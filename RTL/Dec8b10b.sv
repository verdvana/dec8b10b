==> flow/design.v <==
`timescale 1ns/1ns
module Dec8b10b(
    input           clk,         
    input           rst_n,       
    input           init_rd_n,   
    input           init_rd_val, 
    output          rd,          
    input           enable,      
    output          k_char,      
    input  [9:0]    data_in,     
    output [7:0]    data_out,    
    output          error,       
    output          rd_err,      
    output          code_err     
);
    reg kd;
    always_comb begin
        if(enable) begin
            if((data_in == 10'b0011110100) | (
                data_in == 10'b1100001011) | (
                data_in == 10'b0011111001) | (
                data_in == 10'b1100000110) | (
                data_in == 10'b0011110101) | (
                data_in == 10'b1100001010) | (
                data_in == 10'b0011110011) | (
                data_in == 10'b1100001100) | (
                data_in == 10'b0011110010) | (
                data_in == 10'b1100001101) | (
                data_in == 10'b0011111010) | (
                data_in == 10'b1100000101) | (
                data_in == 10'b0011110110) | (
                data_in == 10'b1100001001) | (
                data_in == 10'b0011111000) | (
                data_in == 10'b1100000111) | (
                data_in == 10'b1110101000) | (
                data_in == 10'b0001010111) | (
                data_in == 10'b1101101000) | (
                data_in == 10'b0010010111) | (
                data_in == 10'b1011101000) | (
                data_in == 10'b0100010111) | (
                data_in == 10'b0111101000) | (
                data_in == 10'b1000010111))
                kd = '1;
            else    
                kd = '0;
        end
        else begin
            kd = '0;
        end
    end
    wire rd_temp1;   
    assign rd_temp1 = init_rd_n ? (init_rd_val & init_rd_n) : (init_rd_val | init_rd_n);
    reg         code_err_x;      
    reg [1:0]   rd_x;            
    reg         rd_temp_x;       
    reg [4:0]   x;               
    always_comb begin
        if(enable)begin
            case(data_in[9:4])
                6'b100111:  begin
                                x = 5'b00000;
                                rd_x = '0;           
                                rd_temp_x = '1;      
                                code_err_x = '0;     
                            end
                6'b011000:  begin
                                x = 5'b00000;
                                rd_x = 2'b01;        
                                rd_temp_x = '0;      
                                code_err_x = '0;
                            end
                6'b011101:  begin
                                x = 5'b00001;
                                rd_x = '0;
                                rd_temp_x = '1;
                                code_err_x = '0;
                            end
                6'b100010:  begin
                                x = 5'b00001;
                                rd_x = 2'b01;
                                rd_temp_x = '0;
                                code_err_x = '0;
                            end
                6'b101101:  begin
                                x = 5'b00010;
                                rd_x = '0;
                                rd_temp_x = '1;
                                code_err_x = '0;
                            end
                6'b010010:  begin
                                x = 5'b00010;
                                rd_x = 2'b01;
                                rd_temp_x = '0;
                                code_err_x = '0;
                            end
                6'b110001:  begin
                                x = 5'b00011;
                                rd_x = 2'b10;
                                rd_temp_x = rd_temp1;
                                code_err_x = '0;
                            end
                6'b110101:  begin
                                x = 5'b00100;
                                rd_x = '0;
                                rd_temp_x = '1;
                                code_err_x = '0;
                            end
                6'b001010:  begin
                                x = 5'b00100;
                                rd_x = 2'b01;
                                rd_temp_x = '0;
                                code_err_x = '0;
                            end
                6'b101001:  begin
                                x = 5'b00101;
                                rd_x = 2'b10;
                                rd_temp_x = rd_temp1;
                                code_err_x = '0;
                            end
                6'b011001:  begin
                                x = 5'b00110;
                                rd_x = 2'b10;
                                rd_temp_x = rd_temp1;
                                code_err_x = '0;
                            end
                6'b111000:  begin
                                x = 5'b00111;
                                rd_x = '0;
                                rd_temp_x = '1;
                                code_err_x = '0;
                            end
                6'b000111:  begin
                                x = 5'b00110;
                                rd_x = 2'b01;
                                rd_temp_x = '0;
                                code_err_x = '0;
                            end
                6'b111001:  begin
                                x = 5'b01000;
                                rd_x = '0;
                                rd_temp_x = '1;
                                code_err_x = '0;
                            end
                6'b000110:  begin
                                x = 5'b00110;
                                rd_x = 2'b01;
                                rd_temp_x = '0;
                                code_err_x = '0;
                            end
                6'b100101:  begin
                                x = 5'b01001;
                                rd_x = 2'b10;
                                rd_temp_x = rd_temp1;
                                code_err_x = '0;
                            end
                6'b010101:  begin
                                x = 5'b01010;
                                rd_x = 2'b10;
                                rd_temp_x = rd_temp1;
                                code_err_x = '0;
                            end
                6'b110100:  begin
                                x = 5'b01011;
                                rd_x = 2'b10;
                                rd_temp_x = rd_temp1;
                                code_err_x = '0;
                            end
                6'b001101:  begin
                                x = 5'b01100;
                                rd_x = 2'b10;
                                rd_temp_x = rd_temp1;
                                code_err_x = '0;
                            end
                6'b101100:  begin
                                x = 5'b01101;
                                rd_x = 2'b10;
                                rd_temp_x = rd_temp1;
                                code_err_x = '0;
                            end
                6'b011100:  begin
                                x = 5'b01110;
                                rd_x = 2'b10;
                                rd_temp_x = rd_temp1;
                                code_err_x = '0;
                            end
                6'b010111:  begin
                                x = 5'b01111;
                                rd_x = '0;
                                rd_temp_x = '1;
                                code_err_x = '0;
                            end
                6'b101000:  begin
                                x = 5'b01111;
                                rd_x = 2'b01;
                                rd_temp_x = '0;
                                code_err_x = '0;
                            end
                6'b011011:  begin
                                x = 5'b10000;
                                rd_x = '0;
                                rd_temp_x = '1;
                                code_err_x = '0;
                            end
                6'b100100:  begin
                                x = 5'b10000;
                                rd_x = 2'b01;
                                rd_temp_x = '0;
                                code_err_x = '0;
                            end
                6'b100011:  begin
                                x = 5'b10001;
                                rd_x = 2'b10;
                                rd_temp_x = rd_temp1;
                                code_err_x = '0;
                            end
                6'b010011:  begin
                                x = 5'b10010;
                                rd_x = 2'b10;
                                rd_temp_x = rd_temp1;
                                code_err_x = '0;
                            end
                6'b110010:  begin
                                x = 5'b10011;
                                rd_x = 2'b10;
                                rd_temp_x = rd_temp1;
                                code_err_x = '0;
                            end
                6'b001011:  begin
                                x = 5'b10100;
                                rd_x = 2'b10;
                                rd_temp_x = rd_temp1;
                                code_err_x = '0;
                            end
                6'b101010:  begin
                                x = 5'b10101;
                                rd_x = 2'b10;
                                rd_temp_x = rd_temp1;
                                code_err_x = '0;
                            end
                6'b011010:  begin
                                x = 5'b10110;
                                rd_x = 2'b10;
                                rd_temp_x = rd_temp1;
                                code_err_x = '0;
                            end
                6'b111010:  begin
                                x = 5'b10111;
                                rd_x = '0;
                                rd_temp_x = '1;
                                code_err_x = '0;
                            end
                6'b000101:  begin
                                x = 5'b10111;
                                rd_x = 2'b01;
                                rd_temp_x = '0;
                                code_err_x = '0;
                            end
                6'b110011:  begin
                                x = 5'b11000;
                                rd_x = '0;
                                rd_temp_x = '1;
                                code_err_x = '0;
                            end
                6'b001100:  begin
                                x = 5'b11000;
                                rd_x = 2'b01;
                                rd_temp_x = '0;
                                code_err_x = '0;
                            end
                6'b100110:  begin
                                x = 5'b11001;
                                rd_x = 2'b10;
                                rd_temp_x = rd_temp1;
                                code_err_x = '0;
                            end
                6'b010110:  begin
                                x = 5'b11010;
                                rd_x = 2'b10;
                                rd_temp_x = rd_temp1;
                                code_err_x = '0;
                            end
                6'b110110:  begin
                                x = 5'b11011;
                                rd_x = '0;
                                rd_temp_x = '1;
                                code_err_x = '0;
                            end
                6'b001001:  begin
                                x = 5'b11011;
                                rd_x = 2'b01;
                                rd_temp_x = '0;
                                code_err_x = '0;
                            end
                6'b001110:  begin
                                x = 5'b11100;
                                rd_x = 2'b10;
                                rd_temp_x = rd_temp1;
                                code_err_x = '0;
                            end
                6'b101110:  begin
                                x = 5'b11101;
                                rd_x = '0;
                                rd_temp_x = '1;
                                code_err_x = '0;
                            end
                6'b010001:  begin
                                x = 5'b11101;
                                rd_x = 2'b01;
                                rd_temp_x = '0;
                                code_err_x = '0;
                            end
                6'b011110:  begin
                                x = 5'b11110;
                                rd_x = '0;
                                rd_temp_x = '1;
                                code_err_x = '0;
                            end
                6'b100001:  begin
                                x = 5'b11110;
                                rd_x = 2'b01;
                                rd_temp_x = '0;
                                code_err_x = '0;
                            end
                6'b101011:  begin
                                x = 5'b11111;
                                rd_x = '0;
                                rd_temp_x = '1;
                                code_err_x = '0;
                            end
                6'b010100:  begin
                                x = 5'b11111;
                                rd_x = 2'b01;
                                rd_temp_x = '0;
                                code_err_x = '0;
                            end
                6'b001111:  begin
                                x = 5'b11100;
                                rd_x = '0;
                                rd_temp_x = '1;
                                code_err_x = '0;
                            end
                6'b110000:  begin
                                x = 5'b11100;
                                rd_x = 2'b01;
                                rd_temp_x = '0;
                                code_err_x = '0;
                            end
                default:    begin
                                x = '0;
                                rd_x = 'x;
                                rd_temp_x = rd_temp1;
                                code_err_x = 1'b1;
                            end
            endcase
        end
        else begin
            x = '0;
            rd_x = '0;
            rd_temp_x = '0; 
            code_err_x = '1;
        end
    end
    reg rd_err_x;                    
    always_comb begin
        if(rd_x[1]==1'b1)                 
            rd_err_x = '0;
        else if (rd_x[0]== rd_temp1)   
            rd_err_x = '0;
        else
            rd_err_x = '1;
    end
    reg         code_err_y;      
    reg [1:0]   rd_y;            
    reg         rd_temp_y;       
    reg [2:0]   y;               
    always_comb begin
        if(enable) begin
            if(k_char) begin
                case(data_in[3:0])
                    4'b1011:    begin
                                    y = '0;
                                    rd_y = '0;
                                    rd_temp_y = '1;
                                    code_err_y = '0;
                                end
                    4'b0100:    begin
                                    y = '0;
                                    rd_y = 2'b01;
                                    rd_temp_y = '0;
                                    code_err_y = '0;
                                end
                    4'b0110:    begin
                                    y = 3'b001;
                                    rd_y = '0;
                                    rd_temp_y = '1;
                                    code_err_y = '0;
                                end
                    4'b1001:    begin
                                    y = 3'b001;
                                    rd_y = 2'b01;
                                    rd_temp_y = '0;
                                    code_err_y = '0;
                                end
                    4'b1010:    begin
                                    y = 3'b010;
                                    rd_y = '0;
                                    rd_temp_y = '1;
                                    code_err_y = '0;
                                end
                    4'b0101:    begin
                                    y = 3'b010;
                                    rd_y = 2'b01;
                                    rd_temp_y = '0;
                                    code_err_y = '0;
                                end          
                    4'b1100:    begin
                                    y = 3'b011;
                                    rd_y = '0;
                                    rd_temp_y = '1;
                                    code_err_y = '0;
                                end
                    4'b0011:    begin
                                    y = 3'b011;
                                    rd_y = 2'b01;
                                    rd_temp_y = '0;
                                    code_err_y = '0;
                                end
                    4'b1101:    begin
                                    y = 3'b100;
                                    rd_y = '0;
                                    rd_temp_y = '1;
                                    code_err_y = '0;
                                end
                    4'b0010:    begin
                                    y = 3'b100;
                                    rd_y = 2'b01;
                                    rd_temp_y = '0;
                                    code_err_y = '0;
                                end
                    4'b0101:    begin
                                    y = 3'b101;
                                    rd_y = '0;
                                    rd_temp_y = '1;
                                    code_err_y = '0;
                                end
                    4'b1010:    begin
                                    y = 3'b101;
                                    rd_y = 2'b01;
                                    rd_temp_y = '0;
                                    code_err_y = '0;
                                end
                    4'b1001:    begin
                                    y = 3'b110;
                                    rd_y = '0;
                                    rd_temp_y = '1;
                                    code_err_y = '0;
                                end
                    4'b0110:    begin
                                    y = 3'b110;
                                    rd_y = 2'b01;
                                    rd_temp_y = '0;
                                    code_err_y = '0;
                                end
                    4'b0111:    begin
                                    y = 3'b111;
                                    rd_y = '0;
                                    rd_temp_y = '1;
                                    code_err_y = '0;
                                end
                    4'b1000:    begin
                                    y = 3'b111;
                                    rd_y = 2'b01;
                                    rd_temp_y = '0;
                                    code_err_y = '0;
                                end
                    default:    begin
                                    y = '0;
                                    rd_y = 'x;
                                    rd_temp_y = rd_temp_x;
                                    code_err_y = '1;
                                end
                endcase    
            end
            else begin
                case(data_in[3:0])
                    4'b1011:    begin
                                    y = '0;
                                    rd_y = '0;
                                    rd_temp_y = '1;
                                    code_err_y = '0;
                                end
                    4'b0100:    begin
                                    y = '0;
                                    rd_y = 2'b01;
                                    rd_temp_y = '0;
                                    code_err_y = '0;
                                end
                    4'b1001:    begin
                                    y = 3'b001;
                                    rd_y = 2'b10;
                                    rd_temp_y = rd_temp_x;
                                    code_err_y = '0;
                                end
                    4'b0101:    begin
                                    y = 3'b010;
                                    rd_y = 2'b10;
                                    rd_temp_y = rd_temp_x;
                                    code_err_y = '0;
                                end
                    4'b1100:    begin
                                    y = 3'b011;
                                    rd_y = '0;
                                    rd_temp_y = '1;
                                    code_err_y = '0;
                                end
                    4'b0011:    begin
                                    y = 3'b011;
                                    rd_y = 2'b01;
                                    rd_temp_y = '0;
                                    code_err_y = '0;
                                end
                    4'b1101:    begin
                                    y = 3'b100;
                                    rd_y = '0;
                                    rd_temp_y = '1;
                                    code_err_y = '0;
                                end
                    4'b0010:    begin
                                    y = 3'b100;
                                    rd_y = 2'b01;
                                    rd_temp_y = '0;
                                    code_err_y = '0;
                                end
                    4'b1010:    begin
                                    y = 3'b101;
                                    rd_y = 2'b10;
                                    rd_temp_y = rd_temp_x;
                                    code_err_y = '0;
                                end
                    4'b0110:    begin
                                    y = 3'b110;
                                    rd_y = 2'b10;
                                    rd_temp_y = rd_temp_x;
                                    code_err_y = '0;
                                end
                    4'b1110:    begin
                                    y = 3'b111;
                                    rd_y = '0;
                                    rd_temp_y = '1;
                                    code_err_y = '0;
                                end
                    4'b0001:    begin
                                    y = 3'b111;
                                    rd_y = 2'b01;
                                    rd_temp_y = '0;
                                    code_err_y = '0;
                                end
                    default:    begin
                                    y = '0;
                                    rd_y = 'x;
                                    rd_temp_y = rd_temp_x;
                                    code_err_y = '1;
                                end
                endcase            
            end
        end
        else begin
            y = '0;
            code_err_y = '1;
            rd_temp_y = '0;
            rd_y = '0;
        end
    end
    reg rd_err_y;                        
    always_comb begin
        if(rd_y[1]==1'b1)                     
            rd_err_y = '0;
        else if (rd_y[0]== rd_temp_x)      
            rd_err_y = '0;
        else
            rd_err_y = '1;
    end
    reg [7:0]   data_out_r;
    reg rd_r;
    reg code_err_r;
    reg rd_err_r;
    reg k_char_r;
    always_ff @(posedge clk, negedge rst_n) begin
        if(!rst_n) begin
            data_out_r <= '0;
            rd_r <= '0;
            code_err_r <= '1;
            rd_err_r <= '1;
            k_char_r <= '0;
        end
        else if(enable)begin
            data_out_r <= {y,x};
            rd_r <= rd_temp_y;
            code_err_r <= code_err_x | code_err_y;
            rd_err_r <= rd_err_x | rd_err_y;
            k_char_r <= kd;
        end
		  else begin
			data_out_r <= '0;
            code_err_r <= '1;
            rd_err_r <= '1;
			rd_r <= '0;
            k_char_r <= '0;
		  end
    end
    assign code_err = code_err_r;
    assign rd_err = rd_err_r;
    assign error = code_err | rd_err;
    assign data_out = data_out_r;
    assign rd = rd_r;
    assign k_char = k_char_r;
endmodule
From RTL to reports: Dec8b10b
Tool output for the design above, in the order of the flow.
Line numbers count from 1 in the design file above.
Operators carry their Yosys type and port widths (W data, S select, Z words).
Cell names lack the library's common part.
The mark -- stands for no value.
Design
  design top: Dec8b10b
  clock: clk
  cell library: sky130hd
  library corner: tt_025C_1v80

After elaboration
Source: Yosys, flattened and elaborated, memories not mapped. Widths are those after wreduce; folded enables and synchronous resets count as part of the registers. Registers that Yosys merges into a memory's read port (data or address) are not register bits. Print and check cells do not count. Equal cells are merged and count once.
Cells by class
  bitwise logic cells: 28
  reductions and logical operators: 30
  multiplexer cells: 32
  equality and inequality tests: 88
Operators by type and width (number)
  $pmux W5 S31: 1
  $eq A6 B6 Y1 const B: 24
  $eq A10 B10 Y1 const B: 12
  $eq A10 B8 Y1 const B: 9
  $eq A6 B5 Y1 const B: 14
  $reduce_or A48 Y1: 1
  $eq A6 B4 Y1 const B: 7
  $reduce_or A2 Y1: 17
  $reduce_or A15 Y1: 2
  $eq A4 B4 Y1 const B: 7
  $or A1 B1 Y1: 27
  $reduce_or A12 Y1: 2
  $pmux W3 S7: 1
  $eq A10 B9 Y1 const B: 2
  $reduce_or A18 Y1: 1
  $eq A6 B3 Y1 const B: 3
  $mux W1: 18
  $eq A4 B3 Y1 const B: 4
  $pmux W3 S5: 1
  $reduce_or A4 Y1: 3
  $reduce_or A6 Y1: 2
  $pmux W2 S3: 2
  $eq A10 B7 Y1 const B: 1
  $eq A4 B2 Y1 const B: 2
  $mux W8: 1
  $reduce_or A3 Y1: 2
  $pmux W1 S2: 3
  $mux W2: 3
Other operator kinds: 5; their cells: 6.
Bit counts
  output and inout bits: 13
  flip-flop bits (word level): 12

Depth
Depth = most cells in a row (Yosys ltp): at word level without a register or memory, in the mapped netlist without a sequential cell, where the memories' decode and read muxes count.
Depth
  word-level depth: 26
  ABC_AREA: 0
  gate-level depth with buffers: 8

Mapped cells and area
Source: synth_stat.txt of the flow (Yosys; design flattened, memories mapped). It holds for the ABC_AREA given above (unset counts as 0); a run with the other value may have another netlist.
Mapped netlist
  cell area after synthesis: 1559.0 sq um
  sequential part of the area: 302.8 sq um
  mapped cells: 233
  mapped flip-flops: 12
Cells by type
  dfrtp_1: number 10, total area 250.24 sq um
  o21ai_0: number 23, total area 115.11 sq um
  a21oi_1: number 22, total area 110.106 sq um
  nand2_1: number 28, total area 105.101 sq um
  nor2_1: number 23, total area 86.333 sq um
  dfstp_2: number 2, total area 52.55 sq um
  buf_2: number 10, total area 50.048 sq um
  o211ai_1: number 6, total area 45.043 sq um
  nor2b_1: number 7, total area 43.792 sq um
  nand2b_1: number 6, total area 37.536 sq um
  nand3_1: number 7, total area 35.034 sq um
  clkbuf_1: number 9, total area 33.782 sq um
  a31oi_1: number 5, total area 31.28 sq um
  o22ai_1: number 5, total area 31.28 sq um
  nor3_1: number 6, total area 30.029 sq um
  o2111ai_1: number 3, total area 26.275 sq um
  o311ai_0: number 3, total area 26.275 sq um
  xnor2_1: number 3, total area 26.275 sq um
Other cell types: 36; their cells: 55.

Worst setup path after synthesis
OpenSTA on the mapped netlist: ideal clock, no wires. The path of least setup slack (recovery checks aside). Input and output delay are each 20% of the period. Register names are those of the netlist, which keeps one name where synthesis merged equal registers.
Path post-synthesis
  path type: input port to flip-flop
  from: input port data_in[4]
  to: register rd_err_r
  clock period: 1.43 ns
  path delay: 1.188 ns
  path slack: -0.044 ns
  path buffers: 1
  data arrival time: 1.385 ns
  driving pins on the path: 7
  required time: 1.341 ns
  library setup time: 0.089 ns
  synthesis period reached: 1.474 ns
"path delay" = arrival - input delay + setup time.
"driving pins on the path" counts driving pins, that of a launching flip-flop among them; a cell with two outputs on the path counts twice.
"synthesis period reached" is the clock period less the worst setup slack; recovery checks do not enter. This is arithmetic on one report: input and output delays are still those of the set period (20% each).
Between the ends stands the longest chain of elaborated cells between them, by number of cells; it is not shown to be the way that was timed. Of several equally long chains one is given.
A line is the first line of the expression or statement that the cell stems from. Yosys adds cells for indexed reads and writes and turns some case tables into memories.
A register here has more assigning lines than the two given.
Between the ends, post-synthesis
  cells stage by stage: buf_2 xor2_1 o211ai_1 a21oi_1 nor3b_2 nor3_1 a311oi_2
  length of the longest elaborated chain: 9
  elaborated cells between the ends (all ways): 63
Ends and longest elaborated chain, post-synthesis
  from (decl): RTL line 10  | input  [9:0]    data_in,
  $eq A6 B6 Y1: RTL line 59  | case(data_in[9:4])
  $reduce_or A15 Y1
  $pmux W2 S3: RTL line 59
  $mux W2: RTL line 58  | if(enable)begin
  $eq A1 B1 Y1: RTL line 367  | else if (rd_x[0]== rd_temp1)
  $mux W1: RTL line 367
  $mux W1: RTL line 365  | if(rd_x[1]==1'b1)
  $or A1 B1 Y1: RTL line 600  | rd_err_r <= rd_err_x | rd_err_y;
  $mux W1: RTL line 596  | else if(enable)begin
  to (assign): RTL line 593  | rd_err_r <= '1;
  to (assign): RTL line 600
  to (decl): RTL line 586  | reg rd_err_r;

Dec8b10b through Yosys and OpenROAD on sky130hd: 2 stored runs, unordered, with their settings. The constraints put input and output delay at 20% of the set period each and load the outputs with 0.01 pF.

Flow files of job 1
==> flow/run.sh <==
#!/bin/bash
# the make line also repeats the synthesis and layout settings of config.mk as NAME=value (left out here)
make -C /OpenROAD-flow-scripts/flow DESIGN_CONFIG=/design/flow/config.mk WORK_HOME=/design/flow/orfs CLKGATE_MAP_FILE= finish
==> flow/config.mk <==
export PLATFORM = sky130hd
export DESIGN_NAME = Dec8b10b
export DESIGN_NICKNAME = Dec8b10b
export VERILOG_FILES = /design/flow/design.v
export SDC_FILE = /design/flow/constraint.sdc
export NUM_CORES = 4
export LEC_CHECK = 0
export CAP_MARGIN = 20
export CORE_MARGIN = 2
export CORE_UTILIZATION = 71
export CTS_CLUSTER_DIAMETER = 57
export GPL_ROUTABILITY_DRIVEN = 0
export MAX_ROUTING_LAYER = met4
export SLEW_MARGIN = 20
export TNS_END_PERCENT = 75
==> flow/constraint.sdc <==
create_clock -name core_clock -period 1.66 [get_ports {clk}]
set_input_delay 0.3320 -clock core_clock [delete_from_list [all_inputs] [get_ports {clk}]]
set_output_delay 0.3320 -clock core_clock [all_outputs]
set_load 0.01 [all_outputs]

report of job 1: did not finish, place, DPL-0038

Flow files of job 2
==> flow/run.sh <==
#!/bin/bash
# the make line also repeats the synthesis and layout settings of config.mk as NAME=value (left out here)
make -C /OpenROAD-flow-scripts/flow DESIGN_CONFIG=/design/flow/config.mk WORK_HOME=/design/flow/orfs CLKGATE_MAP_FILE= finish
==> flow/config.mk <==
export PLATFORM = sky130hd
export DESIGN_NAME = Dec8b10b
export DESIGN_NICKNAME = Dec8b10b
export VERILOG_FILES = /design/flow/design.v
export SDC_FILE = /design/flow/constraint.sdc
export NUM_CORES = 4
export LEC_CHECK = 0
export CAP_MARGIN = 20
export CORE_ASPECT_RATIO = 0.69
export CORE_MARGIN = 2
export CORE_UTILIZATION = 69
export CTS_CLUSTER_DIAMETER = 400
export MAX_ROUTING_LAYER = met4
export MIN_ROUTING_LAYER = met2
export PLACE_DENSITY_LB_ADDON = 0.12
export SETUP_SLACK_MARGIN = 0.08
export SLEW_MARGIN = 20
export TNS_END_PERCENT = 15
==> flow/constraint.sdc <==
create_clock -name core_clock -period 1.61 [get_ports {clk}]
set_input_delay 0.3220 -clock core_clock [delete_from_list [all_inputs] [get_ports {clk}]]
set_output_delay 0.3220 -clock core_clock [all_outputs]
set_load 0.01 [all_outputs]

report of job 2: did not finish, place, DPL-0038
